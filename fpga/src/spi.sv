==> flow/design.v <==
module spi_receive_only(input  logic sck, 
               input  logic sdi,
               output logic sdo,
               input  logic load,
               output logic [15:0] p1, p2
               );
    always_ff @(posedge sck)
        if (load)  {p1, p2} = {p1[14:0], p2, sdi};  
        else       {p1, p2} = {p1, p2};  
    always_ff @(negedge sck) begin
    end
    assign sdo = 0;
endmodule
module spi_receive_only_tb();
   logic [15:0] p1, p2, p1_exp, p2_exp;
   logic clk, load, done, sck, sdi, sdo;
    logic [31:0] comb;
    logic [8:0] i;
    logic delay;
    spi_receive_only dut ( sck, sdi, sdo, load, p1, p2);
    initial begin   
        p1_exp <= 16'h0102;
        p2_exp <= 16'h0304;
    end
    always begin
            clk = 1'b0; #5;
            clk = 1'b1; #5;
    end
    initial begin
      i = 0;
      load = 1'b1;
      delay = 1;
    end
	assign comb = {p1_exp, p2_exp};
    always @(posedge clk) begin
      if (i == 32) load = 1'b0;
      if (i<32) begin
        #1; sdi = comb[32-i];
        #1; sck = 1; #5; sck = 0;
        i = i + 1;
      end else if (done && delay) begin
        #100;  
        delay = 0;
      end 
    end
endmodule
module aes_spi(input  logic sck, 
               input  logic sdi,
               output logic sdo,
               input  logic done,
               output logic [127:0] key, plaintext,
               input  logic [127:0] cyphertext);
    logic         sdodelayed, wasdone;
    logic [127:0] cyphertextcaptured;
    always_ff @(posedge sck)
        if (!wasdone)  {cyphertextcaptured, plaintext, key} = {cyphertext, plaintext[126:0], key, sdi};
        else           {cyphertextcaptured, plaintext, key} = {cyphertextcaptured[126:0], plaintext, key, sdi};  
    always_ff @(negedge sck) begin
        wasdone = done;
        sdodelayed = cyphertextcaptured[126];
    end
    assign sdo = (done & !wasdone) ? cyphertext[127] : sdodelayed;
endmodule
Tool chain data of aes_spi. What the tools print for aes_spi, step after step. Line numbers count from 1 in the design file above. Not given: n/a

Top: aes_spi. Clock: sck. Library: sky130hd. Corner: tt_025C_1v80.

Word-level counts. Source: Yosys, flattened and elaborated, memories not mapped. Widths are those after wreduce; folded enables and synchronous resets count as part of the registers. Registers that Yosys merges into a memory's read port (data or address) are not register bits. Print and check cells do not count. Equal cells are merged and count once.

Under register bits after elaboration stands 385. Under input bits stands 131. The entry for word-level cells reads 9.

The entry for muxes and demuxes reads 2. The figure for bitwise operators is 1. Under reduce/logical cells stands 1.

Operator list (count): 2-to-1 mux 383 bit (1); AND 1 bit (1); logical NOT 1 bit (1); 2-to-1 mux 1 bit (1).

Logic depth. Depth = most cells in a row (Yosys ltp): at word level without a register or memory, in the mapped netlist without a sequential cell, where the memories' decode and read muxes count.

Word-level depth: 3. For ABC_AREA the number is 0. The entry for mapped depth reads 3. Under gate-level depth less buffers stands 2.

Synthesis result. Yosys stat after the flow's synthesis: flattened, memories mapped to cells. It holds for the ABC_AREA given above (unset counts as 0); a run with the other value may have another netlist. Totals and module areas in this step are rounded.

Cells by type: sky130_fd_sc_hd__dfxtp_1 (count 385, area in all 7.71E+03 um2); sky130_fd_sc_hd__mux2_2 (count 128, area in all 1.44E+03 um2); sky130_fd_sc_hd__clkbuf_8 (count 9, area in all 123.869 um2); sky130_fd_sc_hd__buf_6 (count 5, area in all 56.304 um2); sky130_fd_sc_hd__nand2b_1 (count 1, area in all 6.256 um2); sky130_fd_sc_hd__inv_1 (count 1, area in all 3.754 um2).

The figure for standard cells after synthesis is 529. For synthesis area the number is 9340 um2. Sequential part of the area: 7710 um2. For mapped flip-flops the number is 385. The entry for buffer cells reads 14.

==> runs of aes_spi <==
Module aes_spi, platform sky130hd: 2 stored runs of the flow (Yosys, OpenROAD) with differing settings, in no particular order. Input and output delays are each 20% of the period that was set; the output load is 0.01 pF. "power" is the tool's figure for a default switching activity; nothing was simulated. The results are shown rounded.

Files of record 1:
==> flow/run.sh <==
#!/bin/bash
# the make line also repeats the synthesis and layout settings of config.mk as NAME=value (left out here)
make -C /OpenROAD-flow-scripts/flow DESIGN_CONFIG=/design/flow/config.mk WORK_HOME=/design/flow/orfs CLKGATE_MAP_FILE= finish
==> flow/config.mk <==
export PLATFORM = sky130hd
export DESIGN_NAME = aes_spi
export DESIGN_NICKNAME = aes_spi
export VERILOG_FILES = /design/flow/design.v
export SDC_FILE = /design/flow/constraint.sdc
export NUM_CORES = 4
export LEC_CHECK = 0
export ABC_AREA = 0
export CAP_MARGIN = 0
export CORE_MARGIN = 8
export CORE_UTILIZATION = 22
export GPL_TIMING_DRIVEN = 0
export MAX_ROUTING_LAYER = met5
export PLACE_DENSITY_LB_ADDON = 0.14
export SETUP_SLACK_MARGIN = -0.57
export SLEW_MARGIN = 20
export TNS_END_PERCENT = 40
==> flow/constraint.sdc <==
create_clock -name core_clock -period 5.97 [get_ports {sck}]
set_input_delay 1.1940 -clock core_clock [delete_from_list [all_inputs] [get_ports {sck}]]
set_output_delay 1.1940 -clock core_clock [all_outputs]
set_load 0.01 [all_outputs]

Results of record 1. The setup slack of the worst path comes to -0.316 ns. For the full die area the run shows 49300 um2. The worst hold slack is 0.345 ns. The chip area in the Yosys report reads 9340 um2. The measured total negative slack is -0.316 ns. For the power the run shows 5400 µW. The measured standard-cell area after layout is 15200 um2. The measured post-layout utilization is 0.362.

Files of record 2:
==> flow/run.sh <==
#!/bin/bash
# the make line also repeats the synthesis and layout settings of config.mk as NAME=value (left out here)
make -C /OpenROAD-flow-scripts/flow DESIGN_CONFIG=/design/flow/config.mk WORK_HOME=/design/flow/orfs CLKGATE_MAP_FILE= finish
==> flow/config.mk <==
export PLATFORM = sky130hd
export DESIGN_NAME = aes_spi
export DESIGN_NICKNAME = aes_spi
export VERILOG_FILES = /design/flow/design.v
export SDC_FILE = /design/flow/constraint.sdc
export NUM_CORES = 4
export LEC_CHECK = 0
export CAP_MARGIN = 20
export CELL_PAD_IN_SITES_DETAIL_PLACEMENT = 1
export CORE_MARGIN = 2
export CORE_UTILIZATION = 46
export CTS_CLUSTER_DIAMETER = 197
export GPL_ROUTABILITY_DRIVEN = 1
export GPL_TIMING_DRIVEN = 1
export MAX_ROUTING_LAYER = met5
export MIN_ROUTING_LAYER = met1
export PLACE_DENSITY = 0.5
export SLEW_MARGIN = 20
export TNS_END_PERCENT = 25
==> flow/constraint.sdc <==
create_clock -name core_clock -period 3.43 [get_ports {sck}]
set_input_delay 0.6860 -clock core_clock [delete_from_list [all_inputs] [get_ports {sck}]]
set_output_delay 0.6860 -clock core_clock [all_outputs]
set_load 0.01 [all_outputs]

Outcome of record 2: stopped before the end: clock tree synthesis reported DPL-0033.
